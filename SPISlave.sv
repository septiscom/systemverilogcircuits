==> flow/design.v <==
module spi_slave #(
    parameter int DATA_WIDTH = 8   
)(
    input  logic                   clk,         
    input  logic                   reset_n,     
    input  logic                   MOSI,        
    input  logic                   SCK,         
    input  logic                   start,       
    output logic [DATA_WIDTH-1:0]  data_out,    
    output logic                   done         
);
    logic [DATA_WIDTH-1:0]         shift_reg;         
    logic [$clog2(DATA_WIDTH)-1:0] bit_cnt;           
    logic                         SCK_r, SCK_rising_edge;  
    logic                         receiving;          
    always_ff @(posedge clk or negedge reset_n) begin
        if (!reset_n) begin
            SCK_r <= 1'b0;
        end else begin
            SCK_r <= SCK;
        end
    end
    assign SCK_rising_edge = ~SCK_r & SCK;
    always_ff @(posedge clk or negedge reset_n) begin
        if (!reset_n) begin
            shift_reg <= '0;
            bit_cnt   <= '0;
            data_out  <= '0;
            done      <= 1'b0;
            receiving <= 1'b0;
        end else begin
            if (start && !receiving) begin
                receiving <= 1'b1;
                bit_cnt   <= DATA_WIDTH[$clog2(DATA_WIDTH)-1:0] - 1;
                done      <= 1'b0;
            end else if (receiving) begin
                if (SCK_rising_edge) begin
                    shift_reg[bit_cnt] <= MOSI;
                    if (bit_cnt == 0) begin
                        data_out  <= shift_reg;
                        done      <= 1'b1;
                        receiving <= 1'b0;
                    end else begin
                        bit_cnt <= bit_cnt - 1;
                    end
                end
            end else begin
                done <= 1'b0;
            end
        end
    end
endmodule
Tool chain data of spi_slave
What the tools print for spi_slave, step after step.
Lines are those of the file above, counted from 1.
Cell names lack the library's common part.
{"block": "setup", "top_module": "spi_slave", "clock": "clk", "cell_library": "sky130hd", "lib_corner": "tt_025C_1v80"}

Word-level counts
Yosys after proc, flatten, opt, wreduce and memory -nomap, before mapping. Memory bits, and registers merged into a memory's read port (data or address), are not among the register bits. Print and check cells are not counted. Equal cells are merged and count once.
{"block": "word_totals", "elab_cells": 40, "ff_bits": 22}
{"block": "classes", "muxes": 12, "n_shift": 2, "eq_ne": 3, "add_sub_neg": 2, "reduce_and_logical": 9, "logic": 6}
{"block": "op_table", "cell": "3-bit two-way mux", "count": 4}
{"block": "op_table", "cell": "1-bit by 4-bit variable shift with 8-bit output", "count": 1}
{"block": "op_table", "cell": "1-bit by 4-bit variable shift with 8-bit output (first input constant)", "count": 1}
{"block": "op_table", "cell": "8-bit bitwise AND", "count": 1}
{"block": "op_table", "cell": "8-bit bitwise OR", "count": 1}
{"block": "op_table", "cell": "8-bit NOT", "count": 1}
{"block": "op_table", "cell": "1-bit two-way mux", "count": 8}
{"block": "op_table", "cell": "3-bit by 1-bit inequality test with 1-bit output (second input constant)", "count": 2}
{"block": "op_table", "cell": "3-bit AND reduction", "count": 2}
{"block": "op_table", "cell": "2-bit nonzero test", "count": 2}
{"block": "op_table", "cell": "3-bit negation with 4-bit output", "count": 1}
{"block": "op_table", "cell": "4-bit AND reduction", "count": 1}
{"block": "op_table", "cell": "3-bit by 1-bit subtractor with 3-bit output (second input constant)", "count": 1}
{"block": "op_table", "cell": "3-bit logical NOT", "count": 1}
{"block": "op_table", "cell": "1-bit NOT", "count": 2}
{"block": "op_table", "cell": "2-bit inequality test (second input constant)", "count": 1}
{"block": "op_table", "cell": "2-bit AND reduction", "count": 1}
{"block": "op_table", "cell": "1-bit bitwise AND", "count": 1}
{"block": "op_table", "cell": "1-bit logical AND", "count": 1}
{"block": "op_table", "cell": "1-bit logical NOT", "count": 1}

Logic depth
Yosys ltp: most cells in a row. Word level: on the elaborated netlist, between registers, memories and ports. Mapped: between sequential cells and ports; inverters and the memories' decode and read muxes count.
{"block": "depth", "ltp_word": 5, "abc_area": 0, "depth_mapped": 7, "mapped_depth_nobuf": 6}

Synthesis result
The flow's flattened synthesis, as Yosys stat reports it; memories are mapped. The netlist is that of the ABC_AREA named above (0 if unset); the other value can give another one.
Totals and module areas in this step are rounded.
{"block": "mapped", "mapped_area_um2": 1030, "ffs": 22, "cells": 78, "n_buf": 3}
{"block": "by_type", "cell": "dfrtp_1", "count": 22}
{"block": "by_type", "cell": "mux2_2", "count": 11}
{"block": "by_type", "cell": "ha_1", "count": 4}
{"block": "by_type", "cell": "nand4b_4", "count": 1}
{"block": "by_type", "cell": "o21a_1", "count": 3}
{"block": "by_type", "cell": "nand3_1", "count": 4}
{"block": "by_type", "cell": "inv_1", "count": 5}
{"block": "by_type", "cell": "and4bb_4", "count": 1}
{"block": "by_type", "cell": "mux2_4", "count": 1}
{"block": "by_type", "cell": "nand2_1", "count": 4}
{"block": "by_type", "cell": "nand4b_2", "count": 1}
{"block": "by_type", "cell": "nor4b_2", "count": 1}
{"block": "by_type", "cell": "o21ai_0", "count": 3}
{"block": "by_type", "cell": "and4bb_1", "count": 1}
{"block": "by_type", "cell": "nor3b_2", "count": 1}
{"block": "by_type", "cell": "buf_6", "count": 1}
{"block": "by_type", "cell": "mux2_1", "count": 1}
{"block": "by_type", "cell": "nor2_1", "count": 3}
Other cell types: 10; their cells: 10.

Worst setup path after synthesis
OpenSTA on the mapped netlist: ideal clock, no wires. The path of least setup slack (recovery checks aside). Input and output delay are each 20% of the period. Register names are those of the netlist, which keeps one name where synthesis merged equal registers.
{"block": "synth_timing", "path_kind": "register -> register", "from": "register bit_cnt[0]", "to": "register shift_reg[6]", "setup_time_ns": 0.125, "tclk_ns": 2.52, "path_buffers": 1, "stages": 8, "slack_ns": 0.351, "delay_ns": 2.169, "arrival_ns": 2.044, "period_less_setup_slack_ns": 2.169}
"delay_ns" = arrival - input delay + setup time.
"stages" counts driving pins, that of a launching flip-flop among them; a cell with two outputs on the path counts twice.
"period_less_setup_slack_ns" = period - worst setup slack (recovery checks aside). The figure is calculated, with input and output delays left at 20% of the set period.
The rows between start and end are the longest chain of elaborated cells between them; the timing report does not say that the signal goes this way. Where chains are equally long, one stands for them.
A line is the first line of the expression or statement that the cell stems from. Yosys adds cells for indexed reads and writes and turns some case tables into memories.
At most two assigning lines are given for a register; there are more.
{"block": "synth_via", "cell_sequence": "dfrtp_1 > clkbuf_1 > inv_1 > ha_1 > ha_1 > and4bb_4 > and4bb_1 > mux2_4", "elab_chain_cells": 5, "cells_between": 6, "lines_between": 1, "classes_between": "add/sub (1); shift (2); logic (3)"}
{"block": "synth_rtl", "item": "start, declared", "line_no": 13, "source": "logic [$clog2(DATA_WIDTH)-1:0] bit_cnt;"}
{"block": "synth_rtl", "item": "start, assigned", "line_no": 34, "source": "bit_cnt   <= DATA_WIDTH[$clog2(DATA_WIDTH)-1:0] - 1;"}
{"block": "synth_rtl", "item": "start, assigned", "line_no": 44, "source": "bit_cnt <= bit_cnt - 1;"}
{"block": "synth_rtl", "item": "3-bit negation with 4-bit output", "line_no": 38, "source": "shift_reg[bit_cnt] <= MOSI;"}
{"block": "synth_rtl", "item": "1-bit by 4-bit variable shift with 8-bit output", "line_no": 38}
{"block": "synth_rtl", "item": "8-bit NOT", "line_no": 38}
{"block": "synth_rtl", "item": "8-bit bitwise AND", "line_no": 38}
{"block": "synth_rtl", "item": "8-bit bitwise OR", "line_no": 38}
{"block": "synth_rtl", "item": "end, assigned", "line_no": 26, "source": "shift_reg <= '0;"}
{"block": "synth_rtl", "item": "end, assigned", "line_no": 38}
{"block": "synth_rtl", "item": "end, declared", "line_no": 12, "source": "logic [DATA_WIDTH-1:0]         shift_reg;"}

Timing after layout
Path of least setup slack in the final report of record 2 (OpenROAD, finished layout, wires in). Where an end is a register, its clock arrival counts in the times.
{"block": "layout_timing", "path_kind": "register -> register", "from": "register bit_cnt[0]", "to": "register shift_reg[6]", "arrival_ns": 2.38, "stages": 7, "slack_ns": 0.39, "path_buffers": 0, "setup_time_ns": 0.10, "tclk_ns": 2.56}
The rows between start and end are the longest chain of elaborated cells between them; the timing report does not say that the signal goes this way. Where chains are equally long, one stands for them.
At most two assigning lines are given for a register; there are more.
{"block": "layout_via", "cell_sequence": "dfrtp_1 > inv_1 > ha_1 > ha_1 > and4bb_4 > and4bb_1 > mux2_4", "elab_chain_cells": 5, "cells_between": 6, "lines_between": 1, "classes_between": "add/sub (1); shift (2); logic (3)"}
{"block": "layout_rtl", "item": "start, declared", "line_no": 13, "source": "logic [$clog2(DATA_WIDTH)-1:0] bit_cnt;"}
{"block": "layout_rtl", "item": "start, assigned", "line_no": 34, "source": "bit_cnt   <= DATA_WIDTH[$clog2(DATA_WIDTH)-1:0] - 1;"}
{"block": "layout_rtl", "item": "start, assigned", "line_no": 44, "source": "bit_cnt <= bit_cnt - 1;"}
{"block": "layout_rtl", "item": "3-bit negation with 4-bit output", "line_no": 38, "source": "shift_reg[bit_cnt] <= MOSI;"}
{"block": "layout_rtl", "item": "1-bit by 4-bit variable shift with 8-bit output", "line_no": 38}
{"block": "layout_rtl", "item": "8-bit NOT", "line_no": 38}
{"block": "layout_rtl", "item": "8-bit bitwise AND", "line_no": 38}
{"block": "layout_rtl", "item": "8-bit bitwise OR", "line_no": 38}
{"block": "layout_rtl", "item": "end, assigned", "line_no": 26, "source": "shift_reg <= '0;"}
{"block": "layout_rtl", "item": "end, assigned", "line_no": 38}
{"block": "layout_rtl", "item": "end, declared", "line_no": 12, "source": "logic [DATA_WIDTH-1:0]         shift_reg;"}

Add stored flow runs of spi_slave

Top module spi_slave; platform sky130hd; tools Yosys and OpenROAD; 2 stored runs in no particular order. Input and output delays are each 20% of the period that was set; the output load is 0.01 pF.
By "period_less_ws_ns" is meant the clock period of the run minus its worst setup slack. This is arithmetic on one report: input and output delays are still those of the set period (20% each).
"worstPathTime_ns" = time allowed to the worst setup path (clock period - input delay - output delay, where it has them) - its slack; a late launch clock adds to it, a late capture clock takes from it.
"final_power_mw": no workload was simulated; the value follows from the tool's default switching activity.
Measured values are rounded.

{"run": "record 1", "settings": { "period_ns": 2.42, "CORE_UTILIZATION": 54, "CELL_PAD_IN_SITES_GLOBAL_PLACEMENT": 3, "ABC_AREA": 0, "GPL_TIMING_DRIVEN": 0, "CTS_CLUSTER_SIZE": 50, "CTS_CLUSTER_DIAMETER": 220, "CAP_MARGIN": 15, "MIN_ROUTING_LAYER": "met1", "CORE_MARGIN": 2, "SLEW_MARGIN": 20 }, "outcome": "incomplete, placement halted on GPL-0301"}
{"run": "record 2", "settings": { "period_ns": 2.56, "CORE_UTILIZATION": 63, "CAP_MARGIN": 20, "CORE_MARGIN": 2, "SLEW_MARGIN": 20 }, "results": { "total_negative_slack_ns": 0.000, "final_die_area_um2": 1974, "finish.stdcell_area_um2": 1204, "worst_hold_slack_ns": 0.494, "worstPathTime_ns": 2.17, "critical_path_type": "register -> register", "final_power_mw": 1.195, "ys_area_um2": 1030, "layout_utilization_frac": 0.79, "fin_ws_ns": 0.389, "period_less_ws_ns": 2.171 }}
